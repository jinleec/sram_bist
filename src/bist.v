==> flow/design.v <==
`timescale 1ns / 1ps
module bist(
    input                clock,
    input                n_reset,
    input                bist_en,  
    input        [9:0]   rd_data,  
    output               csn,      
    output  reg          wen,      
    output  reg  [9:0]   wr_data,  
    output  reg  [7:0]   wr_addr,  
    output  reg          b_done, 
    output  reg          b_err    
);
parameter value_3ff = 10'h3FF;
parameter value_00  = 10'h00;
parameter value_2aa = 10'h2AA;
reg [2:0] state;
parameter IDLE    = 3'd0;
parameter WRITE_1 = 3'd1;
parameter READ_1  = 3'd2;
parameter WRITE_2 = 3'd3;
parameter READ_2  = 3'd4;
parameter WRITE_3 = 3'd5;
parameter READ_3  = 3'd6;
wire idle_flag    = (state == IDLE)    ? 1'b1 : 1'b0;
wire write_1_flag = (state == WRITE_1) ? 1'b1 : 1'b0;
wire read_1_flag  = (state == READ_1)  ? 1'b1 : 1'b0;
wire write_2_flag = (state == WRITE_2) ? 1'b1 : 1'b0;
wire read_2_flag  = (state == READ_2)  ? 1'b1 : 1'b0;
wire write_3_flag = (state == WRITE_3) ? 1'b1 : 1'b0;
wire read_3_flag  = (state == READ_3)  ? 1'b1 : 1'b0;
always@(negedge n_reset, posedge clock)
    if(!n_reset)
        state <= 3'b0;
    else
        state <= (idle_flag      & bist_en_posedge)      ? WRITE_1 : 
                 (write_1_flag   & (wr_addr == 8'd255))  ? READ_1  : 
                 (read_1_flag    & (wr_addr == 8'd255))  ? WRITE_2 : 
                 (write_2_flag   & (wr_addr == 8'd255))  ? READ_2  :
                 (read_2_flag    & (wr_addr == 8'd255))  ? WRITE_3 :
                 (write_3_flag   & (wr_addr == 8'd255))  ? READ_3  :
                 (read_3_flag_1d & (wr_addr == 8'd0  ))  ? IDLE    : state;
reg bist_en_1d, bist_en_2d;
wire bist_en_posedge = bist_en_1d & ~bist_en_2d;
always@(negedge n_reset, posedge clock)
    if(!n_reset) begin
        bist_en_1d <= 1'b0;
        bist_en_2d <= 1'b0;
    end
    else begin
        bist_en_1d <= bist_en;
        bist_en_2d <= bist_en_1d;
    end
assign csn = (state == IDLE) ? 1'b1 : 1'b0;
always@(negedge n_reset, posedge clock)
    if(!n_reset)
        wr_addr <= 8'b0;
    else
        wr_addr <=  (write_1_flag & (wr_addr != 8'd255)) ? wr_addr + 1'b1 :
                    (read_1_flag  & (wr_addr != 8'd255)) ? wr_addr + 1'b1 :
                    (write_2_flag & (wr_addr != 8'd255)) ? wr_addr + 1'b1 :
                    (read_2_flag  & (wr_addr != 8'd255)) ? wr_addr + 1'b1 :
                    (write_3_flag & (wr_addr != 8'd255)) ? wr_addr + 1'b1 :
                    (read_3_flag  & (wr_addr != 8'd255)) ? wr_addr + 1'b1 : 8'b0;  
reg [7:0] addr_cnt;
always@(negedge n_reset, posedge clock)
    if(!n_reset)
        addr_cnt <= 8'b0;
    else
        addr_cnt <= wr_addr;
always@(negedge n_reset, posedge clock)
    if(!n_reset)
        wr_data <= 10'b0;
    else
        wr_data <= (bist_en_posedge) ? value_3ff :
                   (read_1_flag & (wr_addr == 8'd255)) ? value_00 :
                   (read_2_flag  & (wr_addr == 8'd255)) ? value_2aa : wr_data;
always@(negedge n_reset, posedge clock)
    if(!n_reset)
        wen <= 1'b0;
    else
        wen <= (~bist_en) ? 1'b0 :
               (write_1_flag & (wr_addr == 8'd255)) ? 1'b1 :
               (read_1_flag  & (wr_addr == 8'd255)) ? 1'b0 :
               (write_2_flag & (wr_addr == 8'd255)) ? 1'b1 :
               (read_2_flag  & (wr_addr == 8'd255)) ? 1'b0 :
               (write_3_flag & (wr_addr == 8'd255)) ? 1'b1 :
               (read_3_flag  & (wr_addr == 8'd255)) ? 1'b1 : wen;
reg [9:0] expected_value;
always@(negedge n_reset, posedge clock)
    if(!n_reset)
        expected_value <= 10'b0;
    else
        expected_value <= ((wen == 1'b0) & write_1_flag) ? value_3ff :
                          ((wen == 1'b0) & write_2_flag) ? value_00  :
                          ((wen == 1'b0) & write_3_flag) ? value_2aa : expected_value;                   
reg read_1_flag_1d;
always@(negedge n_reset, posedge clock)
    if(!n_reset)
        read_1_flag_1d <= 1'b0;
    else
        read_1_flag_1d <= read_1_flag;
reg read_2_flag_1d;
always@(negedge n_reset, posedge clock)
    if(!n_reset)
        read_2_flag_1d <= 1'b0;
    else
        read_2_flag_1d <= read_2_flag;
reg read_3_flag_1d;
always@(negedge n_reset, posedge clock)
    if(!n_reset)
        read_3_flag_1d <= 1'b0;
    else
        read_3_flag_1d <= read_3_flag;
always@(negedge n_reset, posedge clock)
    if(!n_reset)
        b_done <= 1'b0;
    else
        b_done <= ((addr_cnt == 8'd255) & read_3_flag_1d) ? 1'b1 : 1'b0;
always@(negedge n_reset, posedge clock)
    if(!n_reset)
        b_err <= 1'b0;
    else
        b_err <= ((wen == 1'b1) & read_1_flag_1d & (rd_data != expected_value))  ? 1'b1 :
                 ((wen == 1'b1) & read_2_flag_1d & (rd_data != expected_value))  ? 1'b1 :
                 ((wen == 1'b1) & read_3_flag_1d & (rd_data != expected_value))  ? 1'b1 : 1'b0; 
endmodule
# Tool chain data of bist
# What the tools print for bist, step after step.
# Line numbers count from 1 in the design file above.
# Operators carry their Yosys type and port widths (W data, S select, Z words).
# Library cell names are shortened.
# The mark -- stands for no value.
dict set report inputs {
  top {bist}
  clock_port {clock}
  cell_library {sky130hd}
  lib_corner {tt_025C_1v80}
}

# After elaboration
# Source: Yosys, flattened and elaborated, memories not mapped. Widths are those after wreduce. Registers that Yosys merges into a memory's read port (data or address) are not register bits. Print and check cells do not count. Equal cells are merged and count once.
dict set report bits {
  ff_bits 47
  input_bits 13
  out_inout_bits 22
  word_cells 94
}
dict set report classes {
  add_sub_neg 1
  n_eq 11
  mux 37
  n_logic 27
  n_reduce_logical 5
}
# operator n
set ops {}
lappend ops {{$mux W10} 6}
lappend ops {{$mux W8} 6}
lappend ops {{$and A1 B1 Y1} 25}
lappend ops {{$mux W3} 7}
lappend ops {{$mux W1} 18}
lappend ops {{$eq A8 B8 Y1 const B} 2}
lappend ops {{$ne A10 B10 Y1} 1}
lappend ops {{$eq A3 B3 Y1 const B} 3}
lappend ops {{$add A8 B1 Y8 const B} 1}
lappend ops {{$ne A8 B8 Y1 const B} 1}
lappend ops {{$logic_not A8 Y1} 1}
lappend ops {{$ne A7 B1 Y1 const B} 1}
lappend ops {{$reduce_bool A7 Y1} 1}
lappend ops {{$eq A3 B2 Y1 const B} 2}
lappend ops {{$reduce_bool A3 Y1} 2}
lappend ops {{$eq A3 B1 Y1 const B} 1}
lappend ops {{$logic_not A3 Y1} 1}
lappend ops {{$not A1 Y1} 2}

# Longest topological paths
# Depth = most cells in a row (Yosys ltp): at word level without a register or memory, in the mapped netlist without a sequential cell, where the memories' decode and read muxes count.
dict set report depth {
  word_depth 10
  ABC_AREA 0
  ltp_mapped 6
  mapped_depth_nobuf 5
}

# Synthesis result
# Source: synth_stat.txt of the flow (Yosys; design flattened, memories mapped). It holds for the ABC_AREA given above (unset counts as 0); a run with the other value may have another netlist.
# Totals and module areas in this step are rounded.
dict set report synth_totals {
  cell_count 135
  area_mm2 0.00149
  seq_area_mm2 0.000877
  flip_flops 35
  buf_cells 10
}
# type n area_total_um2
set types {}
lappend types {dfrtp_1 34 850.816}
lappend types {buf_4 8 60.058}
lappend types {nor2_1 15 56.304}
lappend types {nand4_1 8 50.048}
lappend types {o21ai_0 10 50.048}
lappend types {xor2_1 5 43.792}
lappend types {nand2_1 11 41.29}
lappend types {nand3_1 6 30.029}
lappend types {dfstp_2 1 26.275}
lappend types {ha_1 2 25.024}
lappend types {and4_4 2 22.522}
lappend types {buf_6 2 22.522}
lappend types {o311a_1 2 20.019}
lappend types {inv_1 5 18.768}
lappend types {nor3_4 1 16.266}
lappend types {nor3_1 3 15.014}
lappend types {or4_1 2 15.014}
lappend types {nand2b_1 2 12.512}
# Other cell types: 14; their cells: 16.

# Path before layout
# Path of least setup slack by OpenSTA after synthesis, without wires, with an ideal clock, recovery checks aside; 20% of the period is set as input and as output delay. Where synthesis merged equal registers, the netlist keeps one of their names.
dict set report synth_timing {
  kind {register -> register}
  startpoint {register wr_addr[0]}
  endpoint {register wr_addr[3]}
  clock_period_ns 2.03
  setup_time_ns 0.071
  arrival_ns 1.443
  required_ns 1.959
  setup_slack_ns 0.515
  path_delay_ns 1.514
  driving_pins 7
  path_buffers 2
  synth_period_reached_ns 1.515
}
# "path_delay_ns" = arrival - input delay + setup time.
# "driving_pins": output pins that drive a net of the path, with the launching flip-flop's if there is one; two outputs of one cell count as two.
# "synth_period_reached_ns" is the clock period less the worst setup slack; recovery checks do not enter. This is arithmetic on one report: input and output delays are still those of the set period (20% each).
# The rows between start and end are the longest chain of elaborated cells between them; the timing report does not say that the signal goes this way. Where chains are equally long, one stands for them.
# Each line given opens the expression or statement behind the cell; cells for indexed reads and writes are added by Yosys, which also makes memories of some case tables.
dict set report synth_via {
  path_cell_list {dfrtp_1 > ha_1 > and4_4 > buf_6 > or2_1 > buf_6 > nor2_1}
  elab_chain_cells 8
}
# element line
set synth_rtl {}
lappend synth_rtl {{start: declaration} 10} ;# output  reg  [7:0]   wr_addr,
lappend synth_rtl {{start: assignment} 57} ;# wr_addr <= 8'b0;
lappend synth_rtl {{start: assignment} 59} ;# wr_addr <=  (write_1_flag & (wr_addr != 8'd255)) ? wr_addr + 1'b1 :
lappend synth_rtl {{$ne A8 B8 Y1} 64} ;# (read_3_flag  & (wr_addr != 8'd255)) ? wr_addr + 1'b1 : 8'b0;
lappend synth_rtl {{$and A1 B1 Y1} 64}
lappend synth_rtl {{$mux W8} 64}
lappend synth_rtl {{$mux W8} 63} ;# (write_3_flag & (wr_addr != 8'd255)) ? wr_addr + 1'b1 :
lappend synth_rtl {{$mux W8} 62} ;# (read_2_flag  & (wr_addr != 8'd255)) ? wr_addr + 1'b1 :
lappend synth_rtl {{$mux W8} 61} ;# (write_2_flag & (wr_addr != 8'd255)) ? wr_addr + 1'b1 :
lappend synth_rtl {{$mux W8} 60} ;# (read_1_flag  & (wr_addr != 8'd255)) ? wr_addr + 1'b1 :
lappend synth_rtl {{$mux W8} 59}
lappend synth_rtl {{end: assignment} 57}
lappend synth_rtl {{end: assignment} 59}
lappend synth_rtl {{end: declaration} 10}

# Worst path after layout
# Path of least setup slack in the final report of run 1 (OpenROAD, finished layout, wires in). Where an end is a register, its clock arrival counts in the times.
dict set report layout_timing {
  kind {register -> register}
  startpoint {register state}
  endpoint {register wen}
  clock_period_ns 1.2
  setup_time_ns 0.12
  arrival_ns 1.78
  required_ns 1.37
  setup_slack_ns -0.41
  driving_pins 6
  path_buffers 1
}
# An end named without its bit number is one bit of that signal or, where synthesis recoded a state register, one of its new flip-flops.
dict set report layout_via {
  path_cell_list {dfrtp_1 > or4_4 > nor3_4 > buf_4 > o21ai_1 > o311a_1}
}
# element line
set layout_rtl {}
lappend layout_rtl {{start: declaration} 17} ;# reg [2:0] state;
lappend layout_rtl {{start: assignment} 34} ;# state <= 3'b0;
lappend layout_rtl {{start: assignment} 36} ;# state <= (idle_flag      & bist_en_posedge)      ? WRITE_1 :
lappend layout_rtl {{end: assignment} 80} ;# wen <= 1'b0;
lappend layout_rtl {{end: assignment} 82} ;# wen <= (~bist_en) ? 1'b0 :
lappend layout_rtl {{end: declaration} 8} ;# output  reg          wen,
# Chain of elaborated cells between the ends: none given.

Subject: flow runs of bist

Hi,

Stored flow runs of bist (2 of them; Yosys, OpenROAD, sky130hd). They differ in their settings and are not a sequence. Constraints: input delay and output delay 20% of the set period each, output load 0.01 pF.
"clock_period_reached_ns" means the clock period less the worst setup slack. The figure is calculated, with input and output delays left at 20% of the set period.
By "timing.worst_path_ns" is meant the share of the clock period that the worst setup path is allowed (20% is reserved at inputs, 20% at outputs), minus its slack. Clock arrival times at its registers enter into it.
"power_mw": no workload was simulated; the value follows from the tool's default switching activity.
The measured numbers are rounded.

[flow] run 1: files
==> flow/run.sh <==
#!/bin/bash
# the make line also repeats the synthesis and layout settings of config.mk as NAME=value (left out here)
make -C /OpenROAD-flow-scripts/flow DESIGN_CONFIG=/design/flow/config.mk WORK_HOME=/design/flow/orfs CLKGATE_MAP_FILE= finish
==> flow/config.mk <==
export PLATFORM = sky130hd
export DESIGN_NAME = bist
export DESIGN_NICKNAME = bist
export VERILOG_FILES = /design/flow/design.v
export SDC_FILE = /design/flow/constraint.sdc
export NUM_CORES = 4
export LEC_CHECK = 0
export CAP_MARGIN = 20
export CELL_PAD_IN_SITES_DETAIL_PLACEMENT = 1
export CELL_PAD_IN_SITES_GLOBAL_PLACEMENT = 0
export CORE_MARGIN = 2
export CORE_UTILIZATION = 25
export CTS_CLUSTER_DIAMETER = 115
export HOLD_SLACK_MARGIN = 0.08
export MIN_ROUTING_LAYER = met2
export PLACE_DENSITY = 0.59
export SLEW_MARGIN = 20
==> flow/constraint.sdc <==
create_clock -name core_clock -period 1.2 [get_ports {clock}]
set_input_delay 0.2400 -clock core_clock [delete_from_list [all_inputs] [get_ports {clock}]]
set_output_delay 0.2400 -clock core_clock [all_outputs]
set_load 0.01 [all_outputs]

[flow] run 1: metrics
[metrics] timing.worst_path_ns = 1.61
[metrics] worst_setup_path_type = register -> register
[metrics] design.die.area_mm2 = 0.0066
[metrics] timing.setup.ws_ns = -0.413
[metrics] finish.utilization_pct = 42.8
[metrics] cell_area_final_mm2 = 0.00251
[metrics] synthArea_mm2 = 0.00149
[metrics] total_negative_slack_ns = -6.28
[metrics] clock_period_reached_ns = 1.613
[metrics] power_mw = 2.24

[flow] run 2: files
==> flow/run.sh <==
#!/bin/bash
# the make line also repeats the synthesis and layout settings of config.mk as NAME=value (left out here)
make -C /OpenROAD-flow-scripts/flow DESIGN_CONFIG=/design/flow/config.mk WORK_HOME=/design/flow/orfs CLKGATE_MAP_FILE= finish
==> flow/config.mk <==
export PLATFORM = sky130hd
export DESIGN_NAME = bist
export DESIGN_NICKNAME = bist
export VERILOG_FILES = /design/flow/design.v
export SDC_FILE = /design/flow/constraint.sdc
export NUM_CORES = 4
export LEC_CHECK = 0
export CAP_MARGIN = 20
export CORE_MARGIN = 2
export CORE_UTILIZATION = 40
export SLEW_MARGIN = 20
==> flow/constraint.sdc <==
create_clock -name core_clock -period 2.57 [get_ports {clock}]
set_input_delay 0.5140 -clock core_clock [delete_from_list [all_inputs] [get_ports {clock}]]
set_output_delay 0.5140 -clock core_clock [all_outputs]
set_load 0.01 [all_outputs]

[flow] run 2: metrics
[metrics] timing.worst_path_ns = 1.38
[metrics] worst_setup_path_type = register -> output
[metrics] design.die.area_mm2 = 0.00423
[metrics] timing.setup.ws_ns = 0.678
[metrics] finish.utilization_pct = 52.8
[metrics] cell_area_final_mm2 = 0.00192
[metrics] synthArea_mm2 = 0.00149
[metrics] total_negative_slack_ns = 0.000
[metrics] clock_period_reached_ns = 1.892
[metrics] power_mw = 1.02

Regards
